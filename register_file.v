==> flow/design.v <==
module register_file (
    input clk,rst,write_en,
    input [1:0] read_addr_a, read_addr_b, write_addr,
    input [7:0] write_data,
    input stack_pop , stack_push ,  
    output reg [7:0]  read_data_a, read_data_b, 
    output [7:0] sp_value
);
reg [7:0] R[0:3];
always @(posedge clk or posedge rst) begin
    if(rst) begin
        R[0] <= 0;
        R[1] <= 0;
        R[2] <= 0;
        R[3] <= 8'hFF;
    end
    else if (write_en) begin
        R[write_addr] <= write_data;
    end
end
always @ (posedge clk ) begin   
    if (stack_pop)
        R3 <= (R3 + 1) ; 
    if (stack_push)
        R3 <= (R3 - 1) ; 
end
always @(*) begin
    read_data_a = R[read_addr_a];
    read_data_b = R[read_addr_b];
end
assign sp_value = R[3];
endmodule
**Tool chain data of register_file**

The steps from the RTL of register_file to its reports follow in flow order.
Lines are those of the file above, counted from 1.
Operators carry their Yosys type and port widths (W data, S select, Z words).
Cell names lack the library's common part.
The mark - stands for no value.

- Design top: register_file
- Clock: clk
- Cell library: sky130hd
- Corner: tt_025C_1v80

**Word-level counts**

Yosys after proc, flatten, opt, wreduce and memory -nomap, before mapping. Enables and synchronous resets that opt folds into registers are not counted as muxes. Print and check cells are not counted. Equal cells are merged and count once.

- Equal/unequal tests: 9
- Muxes and demuxes: 2
- Reductions and logical operators: 7

Operator list:

| kind | count |
|---|---|
| $pmux W8 S4 | 2 |
| $eq A2 B2 Y1 const B | 6 |
| $reduce_and A2 Y1 | 4 |
| $eq A2 B1 Y1 const B | 3 |
| $logic_not A2 Y1 | 3 |

- Bits in registers: 32
- Word-level cells: 22

**Longest topological paths**

Longest topological path by Yosys (ltp), each cell counted once; first at word level (registers and memories cut), then after technology mapping (sequential cells cut; the memories' decode and read muxes count).

- Word-level depth: 2
- ABC_AREA: 0
- Gate-level depth with buffers: 2
- Depth with buffers taken out: 2

**After synthesis**

Yosys stat after the flow's synthesis: flattened, memories mapped to cells. It holds for the ABC_AREA given above (unset counts as 0); a run with the other value may have another netlist.
The area totals of this step are shown rounded.

- Cells in the netlist: 89
- Synthesis area: 1600 µm²
- Sequential part of the area: 810 µm²
- Flip-flop cells: 32

Cells by type:

| type | count | total area (µm²) |
|---|---|---|
| dfrtp_1 | 24 | 600.576 |
| mux2_2 | 32 | 360.346 |
| mux4_2 | 16 | 360.346 |
| dfstp_2 | 8 | 210.202 |
| nand3b_2 | 2 | 22.522 |
| nor3b_4 | 1 | 18.768 |
| buf_2 | 2 | 10.01 |
| nand3_2 | 1 | 10.01 |
| buf_1 | 2 | 7.507 |
| inv_1 | 1 | 3.754 |

**Worst setup path after synthesis**

OpenSTA on the mapped netlist: ideal clock, no wires. The path of least setup slack (recovery checks aside). Input and output delay are each 20% of the period. Register names are those of the netlist, which keeps one name where synthesis merged equal registers.

- Path type: input -> output
- Start: in read_addr_a[1]
- End: out read_data_a[0]
- Period: 2.74 ns
- External output delay: 0.548 ns
- Time at the first pin: 0.548 ns
- Arrival: 1.336 ns
- Data required time: 2.192 ns
- Setup slack: 0.856 ns
- Path delay: 0.788 ns
- Stages: 2
- Buffers on the path: 1
- Synthesis period reached: 1.884 ns

"path delay" is the arrival time less input delay plus setup time.
At an output port there is no setup time.
"stages": output pins that drive a net of the path, with the launching flip-flop's if there is one; two outputs of one cell count as two.
"synthesis period reached" is the clock period less the worst setup slack; recovery checks do not enter. This is arithmetic on one report: input and output delays are still those of the set period (20% each).
The rows between start and end are the longest chain of elaborated cells between them; the timing report does not say that the signal goes this way. Where chains are equally long, one stands for them.
A line is the first line of the expression or statement that the cell stems from. Yosys adds cells for indexed reads and writes and turns some case tables into memories.

- Cells stage by stage: buf_2 mux4_2
- Length of the longest elaborated chain: 2
- Elaborated cells between the ends (all ways): 5
- Classes of those cells: eq/ne (3); mux (1); reduce/logical (1)

RTL lines, path after synthesis:

| item | RTL line | source |
|---|---|---|
| start, declared | 3 | `input [1:0] read_addr_a, read_addr_b, write_addr,` |
| $eq A2 B2 Y1 | 28 | `read_data_a = R[read_addr_a];` |
| $pmux W8 S4 | 28 |  |
| end, declared | 6 | `output reg [7:0]  read_data_a, read_data_b,` |

**Timing after layout**

Path of least setup slack in the final report of flow run A (OpenROAD, finished layout, wires in). Where an end is a register, its clock arrival counts in the times.

- Path type: register -> output
- Start: reg R[0][6]
- End: out read_data_a[6]
- Period: 1.4 ns
- External output delay: 0.28 ns
- Time at the first pin: 0.28 ns
- Arrival: 1.30 ns
- Data required time: 1.12 ns
- Setup slack: -0.18 ns
- Stages: 3
- Buffers on the path: 1

The rows between start and end are the longest chain of elaborated cells between them; the timing report does not say that the signal goes this way. Where chains are equally long, one stands for them.

- Cells stage by stage: dfrtp_1 mux4_2 buf_6
- Length of the longest elaborated chain: 1
- Elaborated cells between the ends (all ways): 1
- Classes of those cells: mux (1)

RTL lines, path post-layout:

| item | RTL line | source |
|---|---|---|
| start, declared | 9 | `reg [7:0] R[0:3];` |
| start, assigned | 12 | `R[0] <= 0;` |
| start, assigned | 18 | `R[write_addr] <= write_data;` |
| $pmux W8 S4 | 28 | `read_data_a = R[read_addr_a];` |
| end, declared | 6 | `output reg [7:0]  read_data_a, read_data_b,` |

==> runs of register_file <==
Flow measurements of register_file on sky130hd: 2 stored runs with different settings, listed in no order. Input and output delays are each 20% of the period that was set; the output load is 0.01 pF.
"reached clock period" is the run's clock period less its worst setup slack. It is reckoned from that one timing run; input and output delays stay at 20% of the period that was set.
"worst setup path time" = time allowed to the worst setup path (clock period - input delay - output delay, where it has them) - its slack; a late launch clock adds to it, a late capture clock takes from it.
"total power of the final layout" is the tool's figure for a default switching activity; nothing was simulated.
Measured values are rounded.

### Flow run A

Settings: `period_ns=1.4`, `CORE_UTILIZATION=42`, `CAP_MARGIN=20`, `CORE_MARGIN=2`, `SLEW_MARGIN=20`

- Cell area after synthesis: 1600 µm²
- Area inside the die boundary: 4300 µm²
- Standard-cell area after layout: 2300 µm²
- Utilization: 63 %
- Setup slack of the worst path: -0.18 ns
- Post-route setup TNS: -2.5 ns
- Total power of the final layout: 2900 uW
- Reached clock period: 1.580 ns
- Worst setup path time: 1.30 ns
- Critical path type: register -> output

### Flow run B

Settings: `period_ns=1.35`, `CORE_UTILIZATION=20`, `SETUP_SLACK_MARGIN=-0.13`, `PLACE_DENSITY=0.81`, `CORE_ASPECT_RATIO=1.03`, `CORE_MARGIN=6`, `CELL_PAD_IN_SITES_GLOBAL_PLACEMENT=2`, `CELL_PAD_IN_SITES_DETAIL_PLACEMENT=2`, `GPL_TIMING_DRIVEN=0`, `GPL_ROUTABILITY_DRIVEN=0`, `CTS_CLUSTER_SIZE=85`, `MIN_ROUTING_LAYER=met2`, `CAP_MARGIN=20`, `SLEW_MARGIN=20`

- Cell area after synthesis: 1600 µm²
- Area inside the die boundary: 10000 µm²
- Standard-cell area after layout: 2200 µm²
- Utilization: 29 %
- Setup slack of the worst path: -0.24 ns
- Post-route setup TNS: -5.3 ns
- Total power of the final layout: 3100 uW
- Reached clock period: 1.591 ns
- Worst setup path time: 1.32 ns
- Critical path type: register -> output
